==> flow/design.v <==
`timescale 1ns / 1ps
module Machine( input clk,
					 input IN,  
					 input ID,  
					 input IQ,  
					 input IO,  
					 input IE,  
					 output reg give_soda,  
					 output reg give_diet,  
					 output reg status,  
					 output reg change 
					); 
	reg [27:0] T;  
	reg T_sig;  
	reg [13:0] S;  
	reg dispensing;  
	wire N, D, Q, O, E;
	localparam max_T = 250000000;
	initial 
	begin
		S = 13'd1; 
		change = 0;
		give_soda = 0;
		give_diet = 0;
		dispensing = 0;
		status = 1;
		T = 28'd0;
	end
	debounce_input UTT (clk, IN, ID, IQ, IO, IE, N, D, Q, O, E);
	always @ (negedge clk)  
	begin
		T_sig <= T == max_T;
		T <= ~dispensing | (T == max_T) ? 28'd0 : T + 28'd1; 
		status <= S[0] | S[1] | S[2] | S[3] | S[4] | S[5] | S[6] | S[7] | S[8]; 
	end
	always @ (posedge clk)
	begin		
		if (dispensing)
		begin
			if (T_sig)
			begin
				give_soda <= 1'b0;
				give_diet <= 1'b0;
				if (S[9])
				begin
					S <= 13'd1;
					dispensing <= 1'b0;
				end
				else
				begin
					if (change)
						S[13:9] <= { 1'b0, S[13], S[12], S[11], S[10] };
					change <= ~change;
				end
			end
		end
		else
		begin
			if (status)
			begin
				if (N | D | Q)
				begin 
					S[0]  <=  1'b0;
					S[1]  <=  S[0] & N;
					S[2]  <= (S[0] & D) | (S[1] & N);
					S[3]  <= (S[1] & D) | (S[2] & N);
					S[4]  <= (S[2] & D) | (S[3] & N);
					S[5]  <= (S[0] & Q) | (S[3] & D) | (S[4] & N);
					S[6]  <= (S[1] & Q) | (S[4] & D) | (S[5] & N);
					S[7]  <= (S[2] & Q) | (S[5] & D) | (S[6] & N);
					S[8]  <= (S[3] & Q) | (S[6] & D) | (S[7] & N);
					S[9]  <= (S[4] & Q) | (S[7] & D) | (S[8] & N);
					S[10] <= (S[5] & Q) | (S[8] & D);
					S[11] <=  S[6] & Q;
					S[12] <=  S[7] & Q;
					S[13] <=  S[8] & Q;
				end
			end
			else if (O | E)
			begin
				give_soda <= O;
				give_diet <= E;
				dispensing <= 1'b1;
			end
		end
	end
endmodule
`timescale 1ns / 1ps
module debounce_input (	input clk, 
								input N,
								input D, 
								input Q,
								input O, 
								input E,
								output DN,
								output DD, 
								output DQ,
								output DO,
								output DE
							 );
	reg pe_ff, ne_ff;
	reg [20:0] T;
	reg [4:0] b;
	initial pe_ff = 1'b0;
	initial ne_ff = 1'b0;
	initial T = 21'd0;
	initial b = 5'd0;
	always @ (posedge clk)
	begin
		pe_ff <= N | D | Q | O | E;
	end
	always @ (negedge clk)
	begin
		ne_ff <= N | D | Q | O | E;
	end
	always @ (negedge clk)
	begin
		if (~pe_ff | ~ne_ff)  
			T <= 21'd0;  
		else if (T != 1048577) 
			T <= T + 21'd1;
		b[4] <= (N & ~D & ~Q & ~O & ~E & (T == 1048576));
		b[3] <= (~N & D & ~Q & ~O & ~E & (T == 1048576));
		b[2] <= (~N & ~D & Q & ~O & ~E & (T == 1048576));
		b[1] <= (~N & ~D & ~Q & O & ~E & (T == 1048576));
		b[0] <= (~N & ~D & ~Q & ~O & E & (T == 1048576)); 
	end
	assign DN = b[4];
	assign DD = b[3];
	assign DQ = b[2];
	assign DO = b[1];
	assign DE = b[0];
endmodule
---- Reports on Machine ----
The steps from the RTL of Machine to its reports follow in flow order.
Lines are those of the file above, counted from 1.
Operators carry their Yosys type and port widths (W data, S select, Z words).
The mark - stands for no value.
design
  design top .............................. Machine
  clock ................................... clk
  cell library ............................ sky130hd
  timing corner ........................... tt_025C_1v80

---- Word-level counts ----
Yosys after proc, flatten, opt, wreduce and memory -nomap, before mapping. Memory bits, and registers merged into a memory's read port (data or address), are not among the register bits. Print and check cells are not counted.
cells by class
  add/subtract/negate cells ............... 2
  equal/unequal tests ..................... 7
  multiplexer cells ....................... 73
  bitwise logic cells ..................... 90
  reductions and logical operators ........ 8
operator list
  operator                 number
  $mux W1                  73
  $and A1 B1 Y1            49
  $or A1 B1 Y1             31
  $add A28 B1 Y28 const B  1
  $eq A28 B28 Y1 const B   1
  $add A21 B1 Y21 const B  1
  $eq A21 B21 Y1 const B   1
  $ne A21 B21 Y1 const B   1
  $not A1 Y1               10
  $reduce_and A3 Y1        3
  $reduce_and A4 Y1        2
  $reduce_bool A2 Y1       3
  $ne A2 B2 Y1 const B     2
  $ne A3 B3 Y1 const B     1
  $ne A2 B1 Y1 const B     1
word-level totals
  bits in registers ....................... 76
  output and inout bits ................... 4
  word-level cells ........................ 194

---- Depth ----
Longest topological path by Yosys (ltp), each cell counted once; first at word level (registers and memories cut), then after technology mapping (sequential cells cut; the memories' decode and read muxes count).
logic depth
  depth in word-level cells ............... 8
  ABC_AREA ................................ 1
  gate-level depth with buffers ........... 10
  gate-level depth less buffers ........... 9

---- Mapped cells and area ----
Yosys stat after the flow's synthesis: flattened, memories mapped to cells. It holds for the ABC_AREA given above (unset counts as 0); a run with the other value may have another netlist.
The area totals of this step are shown rounded.
mapped netlist
  cell count .............................. 563
  cell area after synthesis ............... 3925 um2
  area of sequential cells ................ 1692 um2
  flip-flop cells ......................... 76
cells by type
  cell type                  number  total area (um2)
  sky130_fd_sc_hd__dfxtp_1   59      1.18E+03
  sky130_fd_sc_hd__nand2_1   145     544.272
  sky130_fd_sc_hd__edfxtp_1  17      510.49
  sky130_fd_sc_hd__nor2_1    111     416.65
  sky130_fd_sc_hd__inv_1     71      266.506
  sky130_fd_sc_hd__nand3_1   37      185.178
  sky130_fd_sc_hd__a21oi_1   34      170.163
  sky130_fd_sc_hd__nor2_4    8       90.086
  sky130_fd_sc_hd__nand4_1   14      87.584
  sky130_fd_sc_hd__o21ai_0   16      80.077
  sky130_fd_sc_hd__xor2_1    8       70.067
  sky130_fd_sc_hd__ha_1      5       62.56
  sky130_fd_sc_hd__nand2_2   6       37.536
  sky130_fd_sc_hd__a32o_1    3       30.029
  sky130_fd_sc_hd__xnor2_1   3       26.275
  sky130_fd_sc_hd__buf_6     2       22.522
  sky130_fd_sc_hd__nand2_4   2       22.522
  sky130_fd_sc_hd__nor3_1    4       20.019
Not listed: further types 10, cells in them 18.

Wiki page: Machine / flow data

Module Machine, platform sky130hd: 2 stored runs of the flow (Yosys, OpenROAD) with differing settings, in no particular order. Input and output delays are each 20% of the period that was set; the output load is 0.01 pF.
"total design power" rests on the timing tool's default activity at the inputs, not on a simulated workload.
The results are shown rounded.

======== stored run 1 ========
==> flow/run.sh <==
#!/bin/bash
# the make line also repeats the synthesis and layout settings of config.mk as NAME=value (left out here)
make -C /OpenROAD-flow-scripts/flow DESIGN_CONFIG=/design/flow/config.mk WORK_HOME=/design/flow/orfs CLKGATE_MAP_FILE= finish
==> flow/config.mk <==
export PLATFORM = sky130hd
export DESIGN_NAME = Machine
export DESIGN_NICKNAME = Machine
export VERILOG_FILES = /design/flow/design.v
export SDC_FILE = /design/flow/constraint.sdc
export NUM_CORES = 4
export LEC_CHECK = 0
export ABC_AREA = 1
export CAP_MARGIN = 35
export CORE_MARGIN = 6
export CORE_UTILIZATION = 26
export CTS_CLUSTER_SIZE = 18
export GPL_ROUTABILITY_DRIVEN = 0
export MIN_ROUTING_LAYER = met2
export PLACE_DENSITY_LB_ADDON = 0.3
export SLEW_MARGIN = 20
export TNS_END_PERCENT = 100
==> flow/constraint.sdc <==
create_clock -name core_clock -period 2.3 [get_ports {clk}]
set_input_delay 0.4600 -clock core_clock [delete_from_list [all_inputs] [get_ports {clk}]]
set_output_delay 0.4600 -clock core_clock [all_outputs]
set_load 0.01 [all_outputs]

-------- measured, stored run 1 --------
  cell area after synthesis ............... 3925 um2
  die area ................................ 18190 um2
  standard-cell area after routing ........ 4873 um2
  utilization after routing ............... 33.3 %
  worst setup slack after layout .......... -0.150 ns
  total negative setup slack .............. -1.668 ns
  total design power ...................... 0.003696 W

======== stored run 2 ========
==> flow/run.sh <==
#!/bin/bash
# the make line also repeats the synthesis and layout settings of config.mk as NAME=value (left out here)
make -C /OpenROAD-flow-scripts/flow DESIGN_CONFIG=/design/flow/config.mk WORK_HOME=/design/flow/orfs CLKGATE_MAP_FILE= finish
==> flow/config.mk <==
export PLATFORM = sky130hd
export DESIGN_NAME = Machine
export DESIGN_NICKNAME = Machine
export VERILOG_FILES = /design/flow/design.v
export SDC_FILE = /design/flow/constraint.sdc
export NUM_CORES = 4
export LEC_CHECK = 0
export ABC_AREA = 1
export CAP_MARGIN = 20
export CORE_MARGIN = 2
export CORE_UTILIZATION = 41
export CTS_CLUSTER_DIAMETER = 346
export CTS_CLUSTER_SIZE = 61
export GPL_ROUTABILITY_DRIVEN = 1
export GPL_TIMING_DRIVEN = 1
export HOLD_SLACK_MARGIN = -0.1
export MAX_ROUTING_LAYER = met4
export MIN_ROUTING_LAYER = met2
export PLACE_DENSITY_LB_ADDON = 0.14
export SLEW_MARGIN = 20
export TNS_END_PERCENT = 60
==> flow/constraint.sdc <==
create_clock -name core_clock -period 2.6 [get_ports {clk}]
set_input_delay 0.5200 -clock core_clock [delete_from_list [all_inputs] [get_ports {clk}]]
set_output_delay 0.5200 -clock core_clock [all_outputs]
set_load 0.01 [all_outputs]

-------- measured, stored run 2 --------
  cell area after synthesis ............... 3925 um2
  die area ................................ 10370 um2
  standard-cell area after routing ........ 4711 um2
  utilization after routing ............... 50.7 %
  worst setup slack after layout .......... -0.038 ns
  total negative setup slack .............. -0.079 ns
  total design power ...................... 0.002905 W
